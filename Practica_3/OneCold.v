==> flow/design.v <==
`timescale 1ns / 1ps
module OneCold(
	input clk,
	output [3:0]T
    );
reg [1:0]counter;
reg [25:0]delay;
always @(posedge clk)
	begin
		delay <= delay + 1;
		if(delay == 50_000)
			begin
				delay <= 0;
				counter <= counter + 1;
			end
	end
assign T = (counter == 2'b00) ? 4'b0111 :
			  (counter == 2'b01) ? 4'b1011 :
			  (counter == 2'b10) ? 4'b1101 :
										  4'b1110 ;
endmodule
=== From RTL to reports: OneCold ===
What the tools print for OneCold, step after step.
Lines are those of the file above, counted from 1.
Operators: Yosys type, input widths -> output width; for muxes data width and select width s.
A cell with - has no value.

* Design top: OneCold
* Clock: clk
* Cell library: sky130hd
* Library corner: tt_025C_1v80

=== Word level ===
Yosys after proc, flatten, opt, wreduce and memory -nomap, before mapping. Enables and synchronous resets that opt folds into registers are not counted as muxes. Memory bits, and registers merged into a memory's read port (data or address), are not among the register bits. Print and check cells are not counted. Equal cells are merged and count once.

* Output and inout port bits: 4
* Bits in writable memories: 0
* Memories kept: 0
* Bits in latches: 0
* Flip-flop bits (word level): 28
* Clocked read ports x word width: 0
* ROM bits: 0

* Div/mod/pow operators: 0
* Multiplexer cells: 3
* $lt $le $gt $ge: 0
* Reductions and logical operators: 1
* Shift-type cells: 0
* Add/sub/neg operators: 2
* Equal/unequal tests: 3
* Multiply operators: 0
* Bitwise operators: 0

{| class="wikitable"
|+ Operators with widths
! cell !! count
|-
| $add 26x1->26 const B || 1
|-
| $eq 26x16->1 const B || 1
|-
| $mux 4 || 1
|-
| $mux 3 || 1
|-
| $add 2x1->2 const B || 1
|-
| $eq 2x1->1 const B || 1
|-
| $eq 2x2->1 const B || 1
|-
| $logic_not 2->1 || 1
|-
| $mux 2 || 1
|}

=== Logic depth ===
Depth = most cells in a row (Yosys ltp): at word level without a register or memory, in the mapped netlist without a sequential cell, where the memories' decode and read muxes count.

* Depth after elaboration: 4
* ABC_AREA: 0
* Depth in mapped cells: 6

=== Synthesis result ===
Source: synth_stat.txt of the flow (Yosys; design flattened, memories mapped). It holds for the ABC_AREA given above (unset counts as 0); a run with the other value may have another netlist.

* Synthesis area: 1292.5 um^2
* Buffers: 2
* Flip-flop cells: 28
* Standard cells after synthesis: 128
* Sequential part of the area: 580.6 um^2

{| class="wikitable"
|+ Cells by type
! type !! count
|-
| sky130_fd_sc_hd__dfxtp_1 || 26
|-
| sky130_fd_sc_hd__xnor2_1 || 18
|-
| sky130_fd_sc_hd__ha_1 || 6
|-
| sky130_fd_sc_hd__nor4_4 || 3
|-
| sky130_fd_sc_hd__edfxtp_1 || 2
|-
| sky130_fd_sc_hd__xor2_1 || 6
|-
| sky130_fd_sc_hd__nand3_1 || 10
|-
| sky130_fd_sc_hd__nand4_1 || 8
|-
| sky130_fd_sc_hd__nor2_1 || 12
|-
| sky130_fd_sc_hd__inv_1 || 10
|-
| sky130_fd_sc_hd__and4_1 || 3
|-
| sky130_fd_sc_hd__and3_1 || 4
|-
| sky130_fd_sc_hd__nand4_2 || 2
|-
| sky130_fd_sc_hd__nor4_1 || 4
|-
| sky130_fd_sc_hd__nand2_1 || 6
|-
| sky130_fd_sc_hd__nor3_1 || 3
|-
| sky130_fd_sc_hd__nor4b_2 || 1
|-
| sky130_fd_sc_hd__or4b_1 || 1
|}

Not listed: further types 3, cells in them 3.

=== Worst setup path after synthesis ===
Source: OpenSTA report_checks on the synthesized netlist (no wires, ideal clock, input and output delay 20% of the period each), path of least setup slack; recovery checks are left aside. Register names are those of the netlist, which keeps one name where synthesis merged equal registers.

* Path kind: flip-flop to flip-flop
* Start point: reg delay[0]
* End point: reg counter[0]
* Data arrival time: 1.340 ns
* Time at the first pin: 0.000 ns
* Setup time: 0.370 ns
* Required time: 1.980 ns
* Clock period: 2.35 ns
* Stages: 6
* Path delay: 1.710 ns
* Path slack: 0.641 ns
* Period reached after synthesis: 1.709 ns

"path delay" is the arrival time less input delay plus setup time.
"stages" counts driving pins, that of a launching flip-flop among them; a cell with two outputs on the path counts twice.
"period reached after synthesis" is the clock period less the worst setup slack; recovery checks do not enter. This is arithmetic on one report: input and output delays are still those of the set period (20% each).
The rows between start and end are the longest chain of elaborated cells between them; the timing report does not say that the signal goes this way. Where chains are equally long, one stands for them.
A line is the first line of the expression or statement that the cell stems from. Yosys adds cells for indexed reads and writes and turns some case tables into memories.

* Path through: sky130_fd_sc_hd__dfxtp_1 -> sky130_fd_sc_hd__inv_1 -> sky130_fd_sc_hd__ha_1 -> sky130_fd_sc_hd__nor4b_2 -> sky130_fd_sc_hd__nand4_1 -> sky130_fd_sc_hd__nor4_4
* Cells in the longest elaborated chain: 1
* Elaborated cells on any way between the ends: 1
* Source lines of those cells: 1

{| class="wikitable"
|+ Ends and longest elaborated chain, after synthesis
! item !! line !! source
|-
| start, declared || 7 || <nowiki>reg [25:0]delay;</nowiki>
|-
| start, assigned || 10 || <nowiki>delay <= delay + 1;</nowiki>
|-
| start, assigned || 13 || <nowiki>delay <= 0;</nowiki>
|-
| $eq 26x16->1 || 11 || <nowiki>if(delay == 50_000)</nowiki>
|-
| end, assigned || 14 || <nowiki>counter <= counter + 1;</nowiki>
|-
| end, declared || 6 || <nowiki>reg [1:0]counter;</nowiki>
|}

=== Path in the finished layout ===
From the final timing report of stored run 2: the path of least setup slack in the routed layout; clock arrival at registers is part of the times.

* Path kind: flip-flop to output port
* Start point: reg counter[0]
* End point: out T[2]
* Path slack: 0.16 ns
* Required time: 1.71 ns
* Time at the first pin: 0.33 ns
* Clock period: 2.14 ns
* Stages: 4
* Data arrival time: 1.56 ns

The rows between start and end are the longest chain of elaborated cells between them; the timing report does not say that the signal goes this way. Where chains are equally long, one stands for them.

* Path through: sky130_fd_sc_hd__edfxtp_1 -> sky130_fd_sc_hd__ha_1 -> sky130_fd_sc_hd__inv_1 -> sky130_fd_sc_hd__clkdlybuf4s50_1
* Cells in the longest elaborated chain: 3
* Elaborated cells on any way between the ends: 4
* Source lines of those cells: 2

{| class="wikitable"
|+ Ends and longest elaborated chain, post-layout
! item !! line !! source
|-
| start, declared || 6 || <nowiki>reg [1:0]counter;</nowiki>
|-
| start, assigned || 14 || <nowiki>counter <= counter + 1;</nowiki>
|-
| $eq 2x1->1 || 18 || <nowiki>(counter == 2'b01) ? 4'b1011 :</nowiki>
|-
| $mux 3 || 18 ||
|-
| $mux 4 || 17 || <nowiki>assign T = (counter == 2'b00) ? 4'b0111 :</nowiki>
|-
| end, declared || 4 || <nowiki>output [3:0]T</nowiki>
|}

Add stored flow runs of OneCold

Measured data: module OneCold, platform sky130hd, 2 stored runs of the flow under differing settings, order arbitrary. Input and output delays are each 20% of the period that was set; the output load is 0.01 pF.
"period reached" is the run's clock period less its worst setup slack. It is reckoned from that one timing run; input and output delays stay at 20% of the period that was set.
"critical setup path time": the worst setup path's part of the clock period (all of it between registers, 20% less for each end at a port) less its slack. A launch clock that arrives late makes it longer, a capture clock that arrives late makes it shorter.
"total power after layout" rests on the timing tool's default activity at the inputs, not on a simulated workload.

=== Stored run 1 ===
{| class="wikitable"
! Setting !! Value
|-
| period_ns || 3.79
|-
| CORE_UTILIZATION || 72
|-
| PLACE_DENSITY_LB_ADDON || 0.07
|-
| CORE_ASPECT_RATIO || 1.01
|-
| CELL_PAD_IN_SITES_DETAIL_PLACEMENT || 1
|-
| CAP_MARGIN || 5
|-
| MIN_ROUTING_LAYER || met1
|-
| CORE_MARGIN || 2
|-
| SLEW_MARGIN || 20
|}
Stopped before the end: placement reported DPL-0033.

=== Stored run 2 ===
{| class="wikitable"
! Setting !! Value
|-
| period_ns || 2.14
|-
| SETUP_SLACK_MARGIN || 0.04
|-
| CAP_MARGIN || 20
|-
| CORE_MARGIN || 2
|-
| CORE_UTILIZATION || 40
|-
| SLEW_MARGIN || 20
|-
! Result !! Value
|-
| Period reached || 1.983 ns
|-
| Post-layout utilization || 46.6 %
|-
| Smallest hold slack || 0.478 ns
|-
| Area of the synthesized netlist || 1292.5 um^2
|-
| Worst setup slack after layout || 0.157 ns
|-
| Critical setup path time || 1.56 ns
|-
| Critical path type || flip-flop to output port
|-
| Overall die area || 3702.1 um^2
|-
| Total power after layout || 0.0007514 W
|}
