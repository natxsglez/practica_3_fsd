==> flow/design.v <==
`timescale 1ns / 1ps
module ClkRedu(
    input clk,
    input reset,
    output [3:0]num,
	 input [40:0]MAX_MHZ,
	 input [3:0]MAX_COUNT,
	 input sw
    );
reg [40:0]conteo;
reg [3:0]clkRedu;
always @(posedge clk, posedge reset)
	begin
		if(reset)
			begin
				conteo <= 0;  
				clkRedu <= 0;  
			end
		else
			begin
				if(sw)
					begin
						conteo <= conteo + 1;
					if(conteo == MAX_MHZ)  
						begin
							case(clkRedu)
								MAX_COUNT : begin
										clkRedu <= 0;
									end
								default : begin
										clkRedu <= clkRedu + 1;
									end
								endcase
							conteo <= 0;  
						end
					end
			end
	end
assign num = clkRedu;
endmodule
# [Tool chain data of ClkRedu]
# What the tools print for ClkRedu, step after step.
# Line numbers count from 1 in the design file above.
# Library cell names are shortened.
# A cell with -- has no value.
[design] top_module="ClkRedu" clk_port="clk" cell_library="sky130hd" pvt_corner="tt_025C_1v80"

# [Elaborated design]
# Yosys after proc, flatten, opt, wreduce and memory -nomap, before mapping. Enables and synchronous resets that opt folds into registers are not counted as muxes. Memory bits, and registers merged into a memory's read port (data or address), are not among the register bits. Print and check cells are not counted. Equal cells are merged and count once.
[word_totals] input_bits=48 ff_bits=45 elab_cells=9
[classes] n_mux=2 n_reduce_logical=1 n_addsub=2 n_eq=2
[op_table] cell="41-bit by 1-bit adder with 41-bit output (second input constant)" count=1
[op_table] cell="41-bit equality test" count=1
[op_table] cell="41-bit two-way mux" count=1
[op_table] cell="4-bit by 1-bit adder with 4-bit output (second input constant)" count=1
[op_table] cell="4-bit equality test" count=1
[op_table] cell="4-bit two-way mux" count=1
[op_table] cell="2-bit AND reduction" count=1

# [Logic depth]
# Longest topological path by Yosys (ltp), each cell counted once; first at word level (registers and memories cut), then after technology mapping (sequential cells cut; the memories' decode and read muxes count).
[depth] ltp_word=2 ABC_AREA=0 mapped_depth=7

# [Mapped cells and area]
# Yosys stat after the flow's synthesis: flattened, memories mapped to cells. It holds for the ABC_AREA given above (unset counts as 0); a run with the other value may have another netlist.
[mapped] cell_count=306 buf_cells=12 area_um2=2900.3 seqArea_um2=1126.1 ff_cells=45
[by_type] cell_type="dfrtp_1" count=45 area_total_um2=1126.08
[by_type] cell_type="xor2_1" count=62 area_total_um2=543.021
[by_type] cell_type="nor2_1" count=43 area_total_um2=161.405
[by_type] cell_type="xnor2_1" count=18 area_total_um2=157.651
[by_type] cell_type="nand4_1" count=21 area_total_um2=131.376
[by_type] cell_type="nor4_1" count=15 area_total_um2=93.84
[by_type] cell_type="nand3_1" count=16 area_total_um2=80.077
[by_type] cell_type="nor4_4" count=3 area_total_um2=63.811
[by_type] cell_type="nor3_1" count=11 area_total_um2=55.053
[by_type] cell_type="buf_2" count=9 area_total_um2=45.043
[by_type] cell_type="and3_1" count=7 area_total_um2=43.792
[by_type] cell_type="nand4_2" count=3 area_total_um2=37.536
[by_type] cell_type="inv_1" count=8 area_total_um2=30.029
[by_type] cell_type="mux2i_1" count=3 area_total_um2=30.029
[by_type] cell_type="nand2_1" count=8 area_total_um2=30.029
[by_type] cell_type="and4_1" count=3 area_total_um2=26.275
[by_type] cell_type="ha_1" count=2 area_total_um2=25.024
[by_type] cell_type="nor4_2" count=2 area_total_um2=25.024
# Other cell types: 17; their cells: 27.

# [Worst setup path after synthesis]
# OpenSTA on the mapped netlist: ideal clock, no wires. The path of least setup slack (recovery checks aside). Input and output delay are each 20% of the period. Register names are those of the netlist, which keeps one name where synthesis merged equal registers.
[synth_path] path_kind="input -> register" start="input MAX_MHZ[5]" end="register clkRedu[0]" delay_ns=1.515 setup_ns=0.125 setup_slack_ns=0.397 arrival_time_ns=1.868 stages=5 period_ns=2.39 period_less_setup_slack_ns=1.993
# "delay_ns" = arrival - input delay + setup time.
# "stages" counts driving pins, that of a launching flip-flop among them; a cell with two outputs on the path counts twice.
# "period_less_setup_slack_ns" is the clock period less the worst setup slack; recovery checks do not enter. This is arithmetic on one report: input and output delays are still those of the set period (20% each).
# The rows between start and end are the longest chain of elaborated cells between them; the timing report does not say that the signal goes this way. Where chains are equally long, one stands for them.
# A line is the first line of the expression or statement that the cell stems from. Yosys adds cells for indexed reads and writes and turns some case tables into memories.
# At most two assigning lines are given for a register; there are more.
[synth_via] path_cell_list="xor2_1 nor4_1 nand4_2 nor4_4 mux2_2" elab_chain_cells=2
[synth_rtl] item="start: declaration" line_no=6 source="input [40:0]MAX_MHZ,"
[synth_rtl] item="41-bit equality test" line_no=24 source="if(conteo == MAX_MHZ)"
[synth_rtl] item="2-bit AND reduction"
[synth_rtl] item="end: assignment" line_no=28 source="clkRedu <= 0;"
[synth_rtl] item="end: assignment" line_no=31 source="clkRedu <= clkRedu + 1;"
[synth_rtl] item="end: declaration" line_no=11 source="reg [3:0]clkRedu;"

# [Timing after layout]
# Path of least setup slack in the final report of record 1 (OpenROAD, finished layout, wires in). Where an end is a register, its clock arrival counts in the times.
[layout_path] path_kind="input -> register" start="input MAX_MHZ[14]" end="register clkRedu[2]" arrival_time_ns=2.60 period_ns=2.85 stages=7 setup_slack_ns=0.45 setup_ns=0.10
# The rows between start and end are the longest chain of elaborated cells between them; the timing report does not say that the signal goes this way. Where chains are equally long, one stands for them.
# At most two assigning lines are given for a register; there are more.
[layout_via] path_cell_list="clkdlybuf4s50_1 xor2_1 nor4_1 nand4_2 buf_4 o41a_1 a41o_1" elab_chain_cells=2
[layout_rtl] item="start: declaration" line_no=6 source="input [40:0]MAX_MHZ,"
[layout_rtl] item="41-bit equality test" line_no=24 source="if(conteo == MAX_MHZ)"
[layout_rtl] item="2-bit AND reduction"
[layout_rtl] item="end: assignment" line_no=28 source="clkRedu <= 0;"
[layout_rtl] item="end: assignment" line_no=31 source="clkRedu <= clkRedu + 1;"
[layout_rtl] item="end: declaration" line_no=11 source="reg [3:0]clkRedu;"

# Measured data: module ClkRedu, platform sky130hd, 2 stored runs of the flow under differing settings, order arbitrary. Input and output delays are each 20% of the period that was set; the output load is 0.01 pF.
# By "worst_path_ns" is meant the share of the clock period that the worst setup path is allowed (20% is reserved at inputs, 20% at outputs), minus its slack. Clock arrival times at its registers enter into it.
run="record 1" settings period_ns=2.85 CORE_UTILIZATION=40 PLACE_DENSITY_LB_ADDON=0.2 CORE_MARGIN=2 TNS_END_PERCENT=45 GPL_ROUTABILITY_DRIVEN=0 CTS_CLUSTER_SIZE=33 CAP_MARGIN=15 SLEW_MARGIN=20 MIN_ROUTING_LAYER="met1" MAX_ROUTING_LAYER="met5"
run="record 1" results setup_ws_ns=0.446 utilization_frac=0.511 final_die_area_um2=7947.7 worst_path_ns=1.83 worst_path_kind="input -> register" synth_chip_area_um2=2900.3 setupTns_ns=0.000
run="record 2" settings period_ns=1.52 CORE_UTILIZATION=49 SETUP_SLACK_MARGIN=-0.01 PLACE_DENSITY=0.54 CORE_ASPECT_RATIO=1.2 CORE_MARGIN=5 CELL_PAD_IN_SITES_DETAIL_PLACEMENT=2 TNS_END_PERCENT=5 ABC_AREA=1 GPL_TIMING_DRIVEN=1 CTS_CLUSTER_SIZE=98 CTS_CLUSTER_DIAMETER=149 MAX_ROUTING_LAYER="met5" CAP_MARGIN=20 SLEW_MARGIN=20
run="record 2" outcome="no final report: placement broke off with DPL-0033"
